==> flow/design.v <==
module Game_Logic_Modular(
    input  logic clk,
    input  logic rst,
    input  logic start_update,
    input  logic simulating,
    output logic busy,
    output logic [6:0] read_x,
    output logic [5:0] read_y,
    input  logic cell_state,
    output logic [6:0] write_x,
    output logic [5:0] write_y,
    output logic write_value,
    output logic write_enable
);
    typedef enum logic [3:0] {
        IDLE,
        READ_CENTER,
        WAIT_CENTER,
        READ_NEIGHBOR,
        WAIT_NEIGHBOR,
        APPLY_RULES,
        WRITE_NEXT,
        INCREMENT_CELL
    } state_t;
    state_t state;
    logic [6:0] cell_x;
    logic [5:0] cell_y;
    logic center_cell;
    logic [3:0] live_neighbors;
    logic [2:0] neighbor_index;
    logic signed [1:0] neighbor_offset_x [0:7];
    logic signed [1:0] neighbor_offset_y [0:7];
    initial begin
        neighbor_offset_x[0] = -1; neighbor_offset_y[0] = -1;
        neighbor_offset_x[1] =  0; neighbor_offset_y[1] = -1;
        neighbor_offset_x[2] =  1; neighbor_offset_y[2] = -1;
        neighbor_offset_x[3] = -1; neighbor_offset_y[3] =  0;
        neighbor_offset_x[4] =  1; neighbor_offset_y[4] =  0;
        neighbor_offset_x[5] = -1; neighbor_offset_y[5] =  1;
        neighbor_offset_x[6] =  0; neighbor_offset_y[6] =  1;
        neighbor_offset_x[7] =  1; neighbor_offset_y[7] =  1;
    end
    always_ff @(posedge clk or posedge rst) begin
        if (rst) begin
            state <= IDLE;
            busy <= 1'b0;
            cell_x <= 7'd0;
            cell_y <= 6'd0;
            live_neighbors <= 4'd0;
            write_enable <= 1'b0;
            neighbor_index <= 3'd0;
        end else begin
            case (state)
                IDLE: begin
                    write_enable <= 1'b0;
                    if (start_update && simulating) begin
                        state <= READ_CENTER;
                        busy <= 1'b1;
                        cell_x <= 7'd0;
                        cell_y <= 6'd0;
                    end else begin
                        busy <= 1'b0;
                    end
                end
                READ_CENTER: begin
                    read_x <= cell_x;
                    read_y <= cell_y;
                    state <= WAIT_CENTER;
                    live_neighbors <= 4'd0;   
                    neighbor_index <= 3'd0;   
                end
                WAIT_CENTER: begin
                    center_cell <= cell_state;   
                    state <= READ_NEIGHBOR;
                end
                READ_NEIGHBOR: begin
                    if (neighbor_index < 8) begin
                        logic signed [7:0] nx, ny;
                        nx = $signed({1'b0, cell_x}) + $signed(neighbor_offset_x[neighbor_index]);
                        ny = $signed({1'b0, cell_y}) + $signed(neighbor_offset_y[neighbor_index]);
                        if (nx >= 0 && nx < 80 && ny >= 0 && ny < 60) begin
                            read_x <= nx[6:0];
                            read_y <= ny[5:0];
                            state <= WAIT_NEIGHBOR;
                        end else begin
                            neighbor_index <= neighbor_index + 1;
                            state <= READ_NEIGHBOR;
                        end
                    end else begin
                        state <= APPLY_RULES;
                    end
                end
                WAIT_NEIGHBOR: begin
                    if (cell_state) begin
                        live_neighbors <= live_neighbors + 1;
                    end
                    neighbor_index <= neighbor_index + 1;
                    state <= READ_NEIGHBOR;
                end
                APPLY_RULES: begin
                    if (center_cell) begin
                        if (live_neighbors < 2 || live_neighbors > 3) begin
                            write_value <= 1'b0;
                        end else begin
                            write_value <= 1'b1;
                        end
                    end else begin
                        if (live_neighbors == 3) begin
                            write_value <= 1'b1;
                        end else begin
                            write_value <= 1'b0;
                        end
                    end
                    state <= WRITE_NEXT;
                end
                WRITE_NEXT: begin
                    write_x <= cell_x;
                    write_y <= cell_y;
                    write_enable <= 1'b1;
                    state <= INCREMENT_CELL;
                end
                INCREMENT_CELL: begin
                    write_enable <= 1'b0;
                    if (cell_x == 79) begin
                        cell_x <= 7'd0;
                        if (cell_y == 59) begin
                            state <= IDLE;
                            busy <= 1'b0;
                        end else begin
                            cell_y <= cell_y + 1;
                            state <= READ_CENTER;
                        end
                    end else begin
                        cell_x <= cell_x + 1;
                        state <= READ_CENTER;
                    end
                end
                default: state <= IDLE;
            endcase
        end
    end
endmodule
==> From RTL to reports: Game_Logic_Modular <==
What the tools print for Game_Logic_Modular, step after step.
Lines are those of the file above, counted from 1.
Operators: Yosys type, input widths -> output width; for muxes data width and select width s.
{ "design": {"top": "Game_Logic_Modular", "clk_port": "clk", "library": "sky130hd", "corner": "tt_025C_1v80"} }

==> After elaboration <==
Counts by Yosys on the flattened word-level netlist (proc, flatten, opt, wreduce; memories kept). Register bits leave out memories and registers merged into their read ports (data or address). Print and check cells are left out.
Memory sizes are those after Yosys's memory passes, which may raise the word count (mostly to a power of two), join words into wider ones and drop unused or constant bits.
{ "bits": {"ff_bits": 54, "rom_bits": 32, "mem_count": 2, "inputBits": 5, "output_inout_bits": 29, "elab_cells": 101} }
{ "memory_table": {"columns": ["memory", "size", "word_bits", "read_ports", "write_ports", "line_no", "text"], "rows": [
  ["neighbor_offset_x", 8, 2, 1, 0, 31, "logic signed [1:0] neighbor_offset_x [0:7];"],
  ["neighbor_offset_y", 8, 2, 1, 0, 32, "logic signed [1:0] neighbor_offset_y [0:7];"]
]} }
{ "classes": {"add_sub_neg": 6, "n_cmp": 7, "equal": 18, "muxes": 32, "logic": 1, "reduce_and_logical": 22} }
{ "op_table": {"columns": ["op", "n"], "rows": [
  ["$mux 6", 5],
  ["$pmux 4 s7", 1],
  ["$pmux 7 s2", 2],
  ["$mux 7", 4],
  ["$pmux 6 s2", 2],
  ["$ne 2x2->1 const B", 8],
  ["$eq 4x3->1 const B", 4],
  ["$ge 8x1->1 const B", 2],
  ["$eq 4x2->1 const B", 3],
  ["$mux 3", 4],
  ["$reduce_and 2->1", 5],
  ["$pmux 3 s3", 1],
  ["$reduce_bool 2->1", 4],
  ["$reduce_and 4->1", 2],
  ["$add 7x2->8", 1],
  ["$add 8x2->8", 1],
  ["$lt 8x7->1 const B", 1],
  ["$lt 8x8->1 const B", 1],
  ["$pmux 4 s2", 1],
  ["$mux 4", 2],
  ["$mux 1", 8],
  ["$add 7x1->7 const B", 1],
  ["$eq 7x7->1 const B", 1],
  ["$reduce_and 3->1", 2],
  ["$add 6x1->6 const B", 1],
  ["$eq 6x6->1 const B", 1],
  ["$logic_and 1x1->1", 4],
  ["$reduce_or 2->1", 2]
]} }
Other operator kinds: 11; their cells: 12.

==> Longest topological paths <==
Yosys ltp: most cells in a row. Word level: on the elaborated netlist, between registers, memories and ports. Mapped: between sequential cells and ports; inverters and the memories' decode and read muxes count.
{ "logic_depth": {"depth_word": 8, "abc_area": 0, "ltp_mapped": 5, "ltp_nobuf": 5} }

==> Mapped cells and area <==
The flow's flattened synthesis, as Yosys stat reports it; memories are mapped. The netlist is that of the ABC_AREA named above (0 if unset); the other value can give another one.
{ "mapped": {"stdcells": 87, "yosys_area_um2": 897.1, "seq_area_um2": 371.6, "ffs": 14, "n_buf": 25} }
{ "types": {"columns": ["cell_type", "n", "area_total_um2"], "rows": [
  ["sky130_fd_sc_hd__dfrtp_1", 9, 225.216],
  ["sky130_fd_sc_hd__buf_4", 23, 172.666],
  ["sky130_fd_sc_hd__edfxtp_1", 4, 120.115],
  ["sky130_fd_sc_hd__ha_1", 6, 75.072],
  ["sky130_fd_sc_hd__a211oi_1", 5, 37.536],
  ["sky130_fd_sc_hd__dfstp_2", 1, 26.275],
  ["sky130_fd_sc_hd__inv_1", 7, 26.275],
  ["sky130_fd_sc_hd__nand3b_4", 1, 20.019],
  ["sky130_fd_sc_hd__and2_2", 2, 15.014],
  ["sky130_fd_sc_hd__nand2b_4", 1, 13.763],
  ["sky130_fd_sc_hd__and3_1", 2, 12.512],
  ["sky130_fd_sc_hd__a21oi_1", 2, 10.01],
  ["sky130_fd_sc_hd__and4_2", 1, 10.01],
  ["sky130_fd_sc_hd__nand3_1", 2, 10.01],
  ["sky130_fd_sc_hd__nor3_1", 2, 10.01],
  ["sky130_fd_sc_hd__o21ai_0", 2, 10.01],
  ["sky130_fd_sc_hd__a211o_1", 1, 8.758],
  ["sky130_fd_sc_hd__a221oi_1", 1, 8.758]
]} }
Not listed: further types 12, cells in them 15.

==> Path before layout <==
OpenSTA on the mapped netlist: ideal clock, no wires. The path of least setup slack (recovery checks aside). Input and output delay are each 20% of the period. Register names are those of the netlist, which keeps one name where synthesis merged equal registers.
{ "synth_path": {"path_kind": "register -> register", "from": "reg neighbor_index[0]", "to": "reg read_x[0]", "clock_period_ns": 2.42, "setup_time_ns": 0.372, "t_first_pin_ns": 0.000, "t_arrival_ns": 1.570, "t_required_ns": 2.048, "slack_ns": 0.478, "delay_ns": 1.942, "driving_pins": 6, "path_buffers": 0, "synth_period_reached_ns": 1.942} }
"delay_ns" = arrival - input delay + setup time.
"driving_pins" counts driving pins, that of a launching flip-flop among them; a cell with two outputs on the path counts twice.
"synth_period_reached_ns" = period - worst setup slack (recovery checks aside). The figure is calculated, with input and output delays left at 20% of the set period.
Between the ends stands the longest chain of elaborated cells between them, by number of cells; it is not shown to be the way that was timed. Of several equally long chains one is given.
A line is the first line of the expression or statement that the cell stems from. Yosys adds cells for indexed reads and writes and turns some case tables into memories.
The chain passes a memory read, where the word-level depth is cut; so it can be longer than that depth.
At most two assigning lines are given for a register; there are more.
Only ways into the end's enable, where the timed path ends, are counted here.
{ "synth_between": {"cell_sequence": "sky130_fd_sc_hd__dfrtp_1 -> sky130_fd_sc_hd__inv_1 -> sky130_fd_sc_hd__ha_1 -> sky130_fd_sc_hd__nand3b_4 -> sky130_fd_sc_hd__and2_4 -> sky130_fd_sc_hd__a211oi_1", "elab_chain_cells": 8, "cone_cells": 15, "lines_between": 6, "cone_classes": "2 x add/sub; 5 x compare; 2 x eq/ne; 4 x reduce/logical; 2 x memory"} }
{ "synth_rtl": {"columns": ["element", "line_no", "text"], "rows": [
  ["from (decl)", 30, "logic [2:0] neighbor_index;"],
  ["from (assign)", 86, "neighbor_index <= neighbor_index + 1;"],
  ["from (assign)", 97, "neighbor_index <= neighbor_index + 1;"],
  ["$mem_v2 8x2", 31, "logic signed [1:0] neighbor_offset_x [0:7];"],
  ["$add 8x2->8", 79, "nx = $signed({1'b0, cell_x}) + $signed(neighbor_offset_x[neighbor_index]);"],
  ["$ge 8x1->1", 81, "if (nx >= 0 && nx < 80 && ny >= 0 && ny < 60) begin"],
  ["$logic_and 1x1->1 (3 in a row)", 81, null],
  ["$ne 2x2->1", null, null],
  ["$reduce_and 4->1", null, null],
  ["to (assign)", 66, "read_x <= cell_x;"],
  ["to (assign)", 82, "read_x <= nx[6:0];"],
  ["to (decl)", 7, "output logic [6:0] read_x,"]
]} }

==> Timing after layout <==
Path of least setup slack in the final report of run 1 (OpenROAD, finished layout, wires in). Where an end is a register, its clock arrival counts in the times.
{ "layout_path": {"path_kind": "register -> register", "from": "reg neighbor_index[0]", "to": "reg read_y[5]", "clock_period_ns": 1.27, "setup_time_ns": 0.31, "t_first_pin_ns": 0.28, "t_arrival_ns": 1.58, "t_required_ns": 1.24, "slack_ns": -0.34, "driving_pins": 6, "path_buffers": 0} }
Between the ends stands the longest chain of elaborated cells between them, by number of cells; it is not shown to be the way that was timed. Of several equally long chains one is given.
The chain passes a memory read, where the word-level depth is cut; so it can be longer than that depth.
At most two assigning lines are given for a register; there are more.
Only ways into the end's enable, where the timed path ends, are counted here.
{ "layout_between": {"cell_sequence": "sky130_fd_sc_hd__dfrtp_2 -> sky130_fd_sc_hd__inv_2 -> sky130_fd_sc_hd__ha_4 -> sky130_fd_sc_hd__nand3b_4 -> sky130_fd_sc_hd__and2_4 -> sky130_fd_sc_hd__a211oi_4", "elab_chain_cells": 8, "cone_cells": 15, "lines_between": 6, "cone_classes": "2 x add/sub; 5 x compare; 2 x eq/ne; 4 x reduce/logical; 2 x memory"} }
{ "layout_rtl": {"columns": ["element", "line_no", "text"], "rows": [
  ["from (decl)", 30, "logic [2:0] neighbor_index;"],
  ["from (assign)", 86, "neighbor_index <= neighbor_index + 1;"],
  ["from (assign)", 97, "neighbor_index <= neighbor_index + 1;"],
  ["$mem_v2 8x2", 31, "logic signed [1:0] neighbor_offset_x [0:7];"],
  ["$add 8x2->8", 79, "nx = $signed({1'b0, cell_x}) + $signed(neighbor_offset_x[neighbor_index]);"],
  ["$ge 8x1->1", 81, "if (nx >= 0 && nx < 80 && ny >= 0 && ny < 60) begin"],
  ["$logic_and 1x1->1 (3 in a row)", 81, null],
  ["$ne 2x2->1", null, null],
  ["$reduce_and 4->1", null, null],
  ["to (assign)", 67, "read_y <= cell_y;"],
  ["to (assign)", 83, "read_y <= ny[5:0];"],
  ["to (decl)", 8, "output logic [5:0] read_y,"]
]} }

Flow measurements of Game_Logic_Modular on sky130hd: 2 stored runs with different settings, listed in no order. Input and output delays are each 20% of the period that was set; the output load is 0.01 pF.
"achieved clock period (ns)" = clock period - worst setup slack. The figure is calculated, with input and output delays left at 20% of the set period.
"worst setup path time (ns)" is the time allowed to the run's worst setup path (the clock period less input and output delay, where it has them) less its slack. Clock arrival times count: a late capture clock shortens it, a late launch clock lengthens it.
"finish__power__total" is the tool's figure for a default switching activity; nothing was simulated.

settings of run 1
{
  "period_ns": 1.27,
  "CAP_MARGIN": 20,
  "CORE_MARGIN": 2,
  "CORE_UTILIZATION": 40,
  "SLEW_MARGIN": 20
}
report of run 1
yosys chip area after synthesis (um^2): 897.1
finish__design__die__area: 2637.3
finish__design__instance__area__stdcell: 1290.0
finish__design__instance__utilization: 0.5946
finish__timing__setup__ws: -0.339
finish__timing__setup__tns: -2.799
finish__timing__hold__ws: 0.331
finish__power__total: 2.631e-03
achieved clock period (ns): 1.609
worst setup path time (ns): 1.61
worst setup path kind: register -> register

settings of run 2
{
  "period_ns": 1.14,
  "CORE_UTILIZATION": 54,
  "PLACE_DENSITY_LB_ADDON": 0.08,
  "CORE_MARGIN": 3,
  "CELL_PAD_IN_SITES_DETAIL_PLACEMENT": 1,
  "CTS_CLUSTER_SIZE": 65,
  "CAP_MARGIN": 20,
  "SLEW_MARGIN": 20
}
report of run 2: did not finish, cts, DPL-0033
